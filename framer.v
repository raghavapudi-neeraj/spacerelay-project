==> flow/design.v <==
`timescale 1ns / 1ps
module framer 
    #(parameter PREAMBLE_BITS = 64,
    parameter HEADER_BITS   = 960, 
    parameter PAYLOAD_BITS  = 8416,
    parameter CRC_BITS      = 32, 
    parameter PL_RATE = 0,
    parameter DATA_WIDTH = 8)
(
    input  wire                      clk,
    input  wire                      rst_n,
    input  wire                      start_frame,
    input  wire [1:0]                frame_type,     
    input  wire [15:0]               txfn,           
    input  wire                      payload_valid,
    input  wire [DATA_WIDTH-1:0]     payload_data,
    input  wire [15:0]               payload_len,     
    output reg                       busy,
    output reg                       frame_done,
    output reg                       frame_valid,
    output reg  [DATA_WIDTH-1:0]     frame_data
);
    localparam [63:0] PREAMBLE_VALUE = 64'h53225b1d0d73df03;
    function integer get_parity_bytes(input integer rate);
        case (rate)
            0: get_parity_bytes = 0;       
            1: get_parity_bytes = 288;     
            2: get_parity_bytes = 432;     
            3: get_parity_bytes = 624;     
            default: get_parity_bytes = 1152;   
        endcase
    endfunction
    localparam PREAMBLE_BYTES = PREAMBLE_BITS / DATA_WIDTH;   
    localparam HEADER_BYTES   = HEADER_BITS / DATA_WIDTH;     
    localparam PAYLOAD_BYTES  = PAYLOAD_BITS / DATA_WIDTH;    
    localparam CRC_BYTES      = CRC_BITS / DATA_WIDTH;        
    localparam PARITY_BYTES   = get_parity_bytes(PL_RATE);    
    localparam TOTAL_BYTES    = PREAMBLE_BYTES + HEADER_BYTES + PAYLOAD_BYTES + CRC_BYTES + PARITY_BYTES;
    localparam [2:0] ST_IDLE     = 3'd0;
    localparam [2:0] ST_PREAMBLE = 3'd1;
    localparam [2:0] ST_HEADER   = 3'd2;
    localparam [2:0] ST_PAYLOAD  = 3'd3;
    localparam [2:0] ST_CRC      = 3'd4;
    localparam [2:0] ST_PARITY   = 3'd5;
    localparam [2:0] ST_DONE     = 3'd6;
    reg [2:0]  present_state;
    reg [2:0]  next_state;
    reg [11:0] byte_cnt;           
    reg [15:0]  payload_len_reg;   
    reg [14:0]  prbs_lfsr;         
    reg [31:0]  crc_reg;           
    reg [959:0] header_reg;       
      wire prbs_bit = prbs_lfsr[14] ^ prbs_lfsr[13];
      wire [14:0] prbs_stream = {prbs_lfsr[13:0], prbs_bit};
      wire [DATA_WIDTH-1:0] prbs_data = (DATA_WIDTH <= 15) ? prbs_stream[14 -: DATA_WIDTH] :
                         {prbs_stream, {(DATA_WIDTH-15){1'b0}}};
    function [31:0] crc32_byte;
        input [31:0] crc;
        input [DATA_WIDTH-1:0] data;
        integer i;
        reg [31:0] temp_crc;
        reg [DATA_WIDTH-1:0] temp_data;
        begin
            temp_crc = crc;
            temp_data = data;
            for (i = 0; i < DATA_WIDTH; i = i + 1) 
            begin
                if (temp_crc[0] ^ temp_data[0]) 
                begin
                    temp_crc = {1'b0, temp_crc[31:1]} ^ 32'hEDB88320;
                end 
                else 
                begin
                    temp_crc = {1'b0, temp_crc[31:1]};
                end
                temp_data = {1'b0, temp_data[DATA_WIDTH-1:1]};
            end
            crc32_byte = temp_crc;
        end
    endfunction
    always @(posedge clk or negedge rst_n) begin
        if (!rst_n)
            present_state <= ST_IDLE;
        else
            present_state <= next_state;
    end
    always @(*) 
    begin
        next_state = present_state;
        case (present_state)
            ST_IDLE: begin
                if (start_frame)
                    next_state = ST_PREAMBLE;
            end
            ST_PREAMBLE: 
            begin
                if (byte_cnt == PREAMBLE_BYTES - 1)
                    next_state = ST_HEADER;
            end
            ST_HEADER: 
            begin
                if (byte_cnt == HEADER_BYTES - 1)
                    next_state = ST_PAYLOAD;
            end
            ST_PAYLOAD: 
            begin
                if (byte_cnt == PAYLOAD_BYTES - 1)
                    next_state = ST_CRC;
            end
            ST_CRC: 
            begin
                if (byte_cnt == CRC_BYTES - 1) 
                begin
                    if (PARITY_BYTES > 0)
                        next_state = ST_PARITY;
                    else
                        next_state = ST_DONE;
                end
            end
            ST_PARITY: 
            begin
                if (byte_cnt == PARITY_BYTES - 1)
                    next_state = ST_DONE;
            end
            ST_DONE: 
                    next_state = ST_IDLE;
            default: 
                next_state = ST_IDLE;
        endcase
    end
    always @(posedge clk or negedge rst_n) 
    begin
        if (!rst_n) 
        begin
            byte_cnt <= 12'd0;
        end 
        else if (present_state != ST_IDLE && present_state != ST_DONE) 
        begin
            if (present_state != next_state)
                byte_cnt <= 12'd0;
            else if (byte_cnt < 12'd4095)
                byte_cnt <= byte_cnt + 12'd1;
        end 
        else 
        begin
            byte_cnt <= 12'd0;
        end
    end
    always @(posedge clk or negedge rst_n) 
    begin
        if (!rst_n) 
        begin
            prbs_lfsr <= 15'h7FFF;
        end 
        else if (start_frame) 
        begin
            prbs_lfsr <= {1'b1, txfn[13:0]};
        end 
        else 
        begin
            prbs_lfsr <= {prbs_lfsr[13:0], prbs_bit};
        end
    end
    always @(posedge clk or negedge rst_n) 
    begin
        if (!rst_n) 
        begin
            payload_len_reg <= 16'd0;
            header_reg <= 960'd0;
            crc_reg <= 32'hFFFFFFFF;
        end 
        else if (start_frame) 
        begin
            payload_len_reg <= payload_len;
          header_reg <= {
                txfn[7:0],   
                txfn[15:8],  
                16'h0000, 16'h00,   
                {frame_type[1], PL_RATE[3:0], 3'd0},
                {7'd0, frame_type[0]},
                48'h0000000000,
                {payload_len[15:8], payload_len[7:0]},
                832'd0
            };
            crc_reg <= 32'hFFFFFFFF;
        end 
        else if (present_state == ST_PAYLOAD && payload_valid) 
        begin
            crc_reg <= crc32_byte(crc_reg, payload_data);
        end
    end
    always @(posedge clk or negedge rst_n)
     begin
        if (!rst_n) 
        begin
            frame_valid <= 1'b0;
            frame_data <= {DATA_WIDTH{1'b0}};
            busy <= 1'b0;
            frame_done <= 1'b0;
        end 
        else 
        begin
            frame_done <= 1'b0;
            busy <= (present_state != ST_IDLE) && (present_state != ST_DONE);
            if (present_state != ST_IDLE && present_state != ST_DONE) 
            begin
                frame_valid <= 1'b1;
                case (present_state)
                    ST_PREAMBLE: 
                    begin
                        frame_data <= PREAMBLE_VALUE[PREAMBLE_BITS-1 - byte_cnt*DATA_WIDTH -: DATA_WIDTH];
                    end
                    ST_HEADER: 
                    begin
                        frame_data <= header_reg[HEADER_BITS-1 - byte_cnt*DATA_WIDTH -: DATA_WIDTH];
                    end
                    ST_PAYLOAD: 
                    begin
                        frame_data <= (payload_valid && byte_cnt < payload_len_reg) ? payload_data : prbs_data;
                    end
                    ST_CRC: 
                    begin
                        frame_data <= crc_reg[CRC_BITS-1 - byte_cnt*DATA_WIDTH -: DATA_WIDTH];
                    end
                    ST_PARITY: 
                    begin
                        frame_data <= {DATA_WIDTH{1'b0}};   
                    end
                    default: begin
                        frame_data <= {DATA_WIDTH{1'b0}};
                    end
                endcase
            end 
            else 
            begin
                frame_valid <= 1'b0;
                frame_data <= {DATA_WIDTH{1'b0}};
            end
            if (present_state == ST_DONE)
                frame_done <= 1'b1;
        end
    end
endmodule
**Step by step through the tools: framer**

The steps from the RTL of framer to its reports follow in flow order.
Line numbers count from 1 in the design file above.
Not given: -

- Design top: framer
- Clock: clk
- Cell library: sky130hd
- Corner: tt_025C_1v80

**Word-level counts**

Counts by Yosys on the flattened word-level netlist (proc, flatten, opt, wreduce; memories kept). Register bits leave out memories and registers merged into their read ports (data or address). Print and check cells are left out. Cells with the same type and inputs are merged into one.

- Input bits: 46
- Register bits after elaboration: 123
- Elaborated cells: 100

- Add/sub/neg operators: 10
- Order comparisons: 2
- Reduce/logical cells: 6
- Equal/unequal tests: 13
- Multiplexer cells: 39
- Shift operators: 3
- Bitwise operators: 17

Operators by type and width:

| cell | number |
|---|---|
| indexed select 960 x 18 -> 8 bit | 1 |
| two-way mux 32 bit | 24 |
| NOT 13 -> 14 bit | 8 |
| indexed select 64 x 18 -> 8 bit (first input constant) | 1 |
| subtractor 17 x 5 -> 18 bit (second input constant) | 3 |
| adder 16 x 2 -> 17 bit (second input constant) | 3 |
| two-way mux 12 bit | 3 |
| indexed select 32 x 18 -> 8 bit | 1 |
| case mux 8 bit (select 4 bit) | 1 |
| case mux 3 bit (select 6 bit) | 1 |
| subtractor 10 x 15 -> 16 bit (first input constant) | 1 |
| less-than comparator 12 x 16 -> 1 bit | 1 |
| subtractor 5 x 15 -> 16 bit (first input constant) | 1 |
| subtractor 6 x 15 -> 16 bit (first input constant) | 1 |
| two-way mux 8 bit | 2 |
| two-way mux 15 bit | 1 |
| two-way mux 3 bit | 5 |
| adder 12 x 1 -> 12 bit (second input constant) | 1 |
| == test 12 x 11 -> 1 bit (second input constant) | 1 |
| less-than comparator 12 bit (second input constant) | 1 |
| == test 12 x 2 -> 1 bit (second input constant) | 1 |
| == test 12 x 3 -> 1 bit (second input constant) | 1 |
| == test 12 x 7 -> 1 bit (second input constant) | 1 |
| bitwise XOR 1 bit | 9 |
| == test 3 bit (second input constant) | 3 |
| == test 3 x 2 -> 1 bit (second input constant) | 2 |
| != test 3 bit (second input constant) | 2 |
| logical AND 1 bit | 3 |

Not listed: further kinds 6, cells in them 7.

**Longest topological paths**

Longest topological path by Yosys (ltp), each cell counted once; first at word level (registers and memories cut), then after technology mapping (sequential cells cut; the memories' decode and read muxes count).

- Depth after elaboration: 32
- ABC_AREA: 0
- Depth in mapped cells: 11

**After synthesis**

The flow's flattened synthesis, as Yosys stat reports it; memories are mapped. The netlist is that of the ABC_AREA named above (0 if unset); the other value can give another one.

Cells by type:

| type | number |
|---|---|
| sky130_fd_sc_hd__dfrtp_1 | 59 |
| sky130_fd_sc_hd__dfstp_2 | 47 |
| sky130_fd_sc_hd__xnor2_1 | 51 |
| sky130_fd_sc_hd__o21ai_0 | 64 |
| sky130_fd_sc_hd__a21oi_1 | 57 |
| sky130_fd_sc_hd__ha_1 | 21 |
| sky130_fd_sc_hd__xnor2_2 | 14 |
| sky130_fd_sc_hd__xor2_1 | 26 |
| sky130_fd_sc_hd__nand2_1 | 56 |
| sky130_fd_sc_hd__nor2_1 | 49 |
| sky130_fd_sc_hd__mux2_2 | 16 |
| sky130_fd_sc_hd__inv_1 | 47 |
| sky130_fd_sc_hd__nand3_1 | 26 |
| sky130_fd_sc_hd__a31oi_1 | 14 |
| sky130_fd_sc_hd__clkbuf_1 | 22 |
| sky130_fd_sc_hd__mux2i_1 | 8 |
| sky130_fd_sc_hd__nor2_2 | 10 |
| sky130_fd_sc_hd__and3_1 | 9 |

Not listed: further types 50, cells in them 113.

- Chip area (Yosys): 6588.8 µm²
- Area of sequential cells: 2711.4 µm²
- Flip-flop cells: 106
- Cell count: 709

**Timing after synthesis**

Source: OpenSTA report_checks on the synthesized netlist (no wires, ideal clock, input and output delay 20% of the period each), path of least setup slack; recovery checks are left aside. Register names are those of the netlist, which keeps one name where synthesis merged equal registers.

- Kind: reg2reg
- Start point: register byte_cnt[0]
- End point: register frame_data[6]
- Delay of the path: 2.506 ns
- Slack: 1.384 ns
- Data required time: 3.799 ns
- Stages: 10
- Clock period: 3.89 ns
- Path buffers: 2
- Time at the first pin: 0.000 ns
- Arrival: 2.415 ns
- Period reached after synthesis: 2.506 ns

"delay of the path" = arrival - input delay + setup time.
"stages" counts driving pins, that of a launching flip-flop among them; a cell with two outputs on the path counts twice.
"period reached after synthesis" is the clock period less the worst setup slack; recovery checks do not enter. This is arithmetic on one report: input and output delays are still those of the set period (20% each).
The rows between start and end are the longest chain of elaborated cells between them; the timing report does not say that the signal goes this way. Where chains are equally long, one stands for them.
Each line given opens the expression or statement behind the cell; cells for indexed reads and writes are added by Yosys, which also makes memories of some case tables.
A register here has more assigning lines than the two given.

- Cell sequence: sky130_fd_sc_hd__dfrtp_1 -> sky130_fd_sc_hd__buf_2 -> sky130_fd_sc_hd__clkinv_1 -> sky130_fd_sc_hd__ha_1 -> sky130_fd_sc_hd__clkbuf_1 -> sky130_fd_sc_hd__inv_1 -> sky130_fd_sc_hd__nor4_1 -> sky130_fd_sc_hd__a32o_1 -> sky130_fd_sc_hd__a21oi_1 -> sky130_fd_sc_hd__o221ai_1
- Length of the longest elaborated chain: 6
- Elaborated cells between the ends (all ways): 17
- Source lines of those cells: 6
- Classes of those cells: add/sub: 9; compare: 1; shift: 3; mux: 3; reduce/logical: 1

RTL lines, path after synthesis:

| item | line | text |
|---|---|---|
| from (decl) | 48 | `reg [11:0] byte_cnt;` |
| from (assign) | 135 | `byte_cnt <= 12'd0;` |
| from (assign) | 142 | `byte_cnt <= byte_cnt + 12'd1;` |
| subtractor 5 x 15 -> 16 bit | 223 | `frame_data <= crc_reg[CRC_BITS-1 - byte_cnt*DATA_WIDTH -: DATA_WIDTH];` |
| adder 16 x 2 -> 17 bit | 223 |  |
| subtractor 17 x 5 -> 18 bit | 223 |  |
| indexed select 32 x 18 -> 8 bit | 223 |  |
| case mux 8 bit (select 4 bit) | 208 | `case (present_state)` |
| two-way mux 8 bit | 205 | `if (present_state != ST_IDLE && present_state != ST_DONE)` |
| to (assign) | 211 | `frame_data <= PREAMBLE_VALUE[PREAMBLE_BITS-1 - byte_cnt*DATA_WIDTH -: DATA_WIDTH];` |
| to (assign) | 215 | `frame_data <= header_reg[HEADER_BITS-1 - byte_cnt*DATA_WIDTH -: DATA_WIDTH];` |
| to (decl) | 21 | `output reg  [DATA_WIDTH-1:0]     frame_data` |

**Worst path after layout**

Path of least setup slack in the final report of stored run 1 (OpenROAD, finished layout, wires in). Where an end is a register, its clock arrival counts in the times.

- Kind: reg2reg
- Start point: register byte_cnt[0]
- End point: register frame_data[7]
- Path buffers: 4
- Time at the first pin: 0.36 ns
- Clock period: 4.51 ns
- Stages: 10
- Arrival: 3.52 ns
- Slack: 1.19 ns
- Data required time: 4.71 ns

The rows between start and end are the longest chain of elaborated cells between them; the timing report does not say that the signal goes this way. Where chains are equally long, one stands for them.
A register here has more assigning lines than the two given.

- Cell sequence: sky130_fd_sc_hd__dfrtp_1 -> sky130_fd_sc_hd__buf_2 -> sky130_fd_sc_hd__clkinv_1 -> sky130_fd_sc_hd__ha_1 -> sky130_fd_sc_hd__clkbuf_1 -> sky130_fd_sc_hd__buf_1 -> sky130_fd_sc_hd__clkbuf_1 -> sky130_fd_sc_hd__o21ai_0 -> sky130_fd_sc_hd__a32oi_1 -> sky130_fd_sc_hd__o211ai_1
- Length of the longest elaborated chain: 6
- Elaborated cells between the ends (all ways): 17
- Source lines of those cells: 6
- Classes of those cells: add/sub: 9; compare: 1; shift: 3; mux: 3; reduce/logical: 1

RTL lines, path after layout:

| item | line | text |
|---|---|---|
| from (decl) | 48 | `reg [11:0] byte_cnt;` |
| from (assign) | 135 | `byte_cnt <= 12'd0;` |
| from (assign) | 142 | `byte_cnt <= byte_cnt + 12'd1;` |
| subtractor 5 x 15 -> 16 bit | 223 | `frame_data <= crc_reg[CRC_BITS-1 - byte_cnt*DATA_WIDTH -: DATA_WIDTH];` |
| adder 16 x 2 -> 17 bit | 223 |  |
| subtractor 17 x 5 -> 18 bit | 223 |  |
| indexed select 32 x 18 -> 8 bit | 223 |  |
| case mux 8 bit (select 4 bit) | 208 | `case (present_state)` |
| two-way mux 8 bit | 205 | `if (present_state != ST_IDLE && present_state != ST_DONE)` |
| to (assign) | 211 | `frame_data <= PREAMBLE_VALUE[PREAMBLE_BITS-1 - byte_cnt*DATA_WIDTH -: DATA_WIDTH];` |
| to (assign) | 215 | `frame_data <= header_reg[HEADER_BITS-1 - byte_cnt*DATA_WIDTH -: DATA_WIDTH];` |
| to (decl) | 21 | `output reg  [DATA_WIDTH-1:0]     frame_data` |

Memo
Re: implementation data of framer

Top module framer; platform sky130hd; tools Yosys and OpenROAD; 2 stored runs in no particular order. Input and output delays are each 20% of the period that was set; the output load is 0.01 pF.
"clock period reached" = clock period - worst setup slack. The figure is calculated, with input and output delays left at 20% of the set period.
"allowed time less slack (worst setup path)" is the time allowed to the run's worst setup path (the clock period less input and output delay, where it has them) less its slack. Clock arrival times count: a late capture clock shortens it, a late launch clock lengthens it.
"power consumption": no workload was simulated; the value follows from the tool's default switching activity.

### Stored run 1

==> flow/run.sh <==
#!/bin/bash
# the make line also repeats the synthesis and layout settings of config.mk as NAME=value (left out here)
make -C /OpenROAD-flow-scripts/flow DESIGN_CONFIG=/design/flow/config.mk WORK_HOME=/design/flow/orfs CLKGATE_MAP_FILE= finish
==> flow/config.mk <==
export PLATFORM = sky130hd
export DESIGN_NAME = framer
export DESIGN_NICKNAME = framer
export VERILOG_FILES = /design/flow/design.v
export SDC_FILE = /design/flow/constraint.sdc
export NUM_CORES = 4
export LEC_CHECK = 0
export ABC_AREA = 0
export CAP_MARGIN = 25
export CORE_MARGIN = 2
export CORE_UTILIZATION = 49
export CTS_CLUSTER_SIZE = 87
export GPL_TIMING_DRIVEN = 0
export MIN_ROUTING_LAYER = met1
export PLACE_DENSITY = 0.4
export SLEW_MARGIN = 40
export TNS_END_PERCENT = 15
==> flow/constraint.sdc <==
create_clock -name core_clock -period 4.51 [get_ports {clk}]
set_input_delay 0.9020 -clock core_clock [delete_from_list [all_inputs] [get_ports {clk}]]
set_output_delay 0.9020 -clock core_clock [all_outputs]
set_load 0.01 [all_outputs]

Results of stored run 1:
- Lowest setup slack: 1.191 ns
- Area of the standard cells in the finished layout: 7699.9 µm²
- Clock period reached: 3.319 ns
- Allowed time less slack (worst setup path): 3.32 ns
- Critical path type: reg2reg
- Utilization in the final report: 58.4%
- Power consumption: 2.095 mW
- Total negative slack: 0.000 ns
- Cell area after synthesis: 6588.8 µm²
- Die size: 14390.4 µm²

### Stored run 2

==> flow/run.sh <==
#!/bin/bash
# the make line also repeats the synthesis and layout settings of config.mk as NAME=value (left out here)
make -C /OpenROAD-flow-scripts/flow DESIGN_CONFIG=/design/flow/config.mk WORK_HOME=/design/flow/orfs CLKGATE_MAP_FILE= finish
==> flow/config.mk <==
export PLATFORM = sky130hd
export DESIGN_NAME = framer
export DESIGN_NICKNAME = framer
export VERILOG_FILES = /design/flow/design.v
export SDC_FILE = /design/flow/constraint.sdc
export NUM_CORES = 4
export LEC_CHECK = 0
export CAP_MARGIN = 25
export CELL_PAD_IN_SITES_DETAIL_PLACEMENT = 1
export CORE_MARGIN = 2
export CORE_UTILIZATION = 38
export CTS_CLUSTER_DIAMETER = 372
export CTS_CLUSTER_SIZE = 48
export MIN_ROUTING_LAYER = met2
export PLACE_DENSITY_LB_ADDON = 0.12
export SETUP_SLACK_MARGIN = 0.07
export SLEW_MARGIN = 0
==> flow/constraint.sdc <==
create_clock -name core_clock -period 2.42 [get_ports {clk}]
set_input_delay 0.4840 -clock core_clock [delete_from_list [all_inputs] [get_ports {clk}]]
set_output_delay 0.4840 -clock core_clock [all_outputs]
set_load 0.01 [all_outputs]

Results of stored run 2:
- Lowest setup slack: 0.121 ns
- Area of the standard cells in the finished layout: 8330.5 µm²
- Clock period reached: 2.299 ns
- Allowed time less slack (worst setup path): 2.30 ns
- Critical path type: reg2reg
- Utilization in the final report: 48.7%
- Power consumption: 4.226 mW
- Total negative slack: 0.000 ns
- Cell area after synthesis: 6588.8 µm²
- Die size: 18407.7 µm²
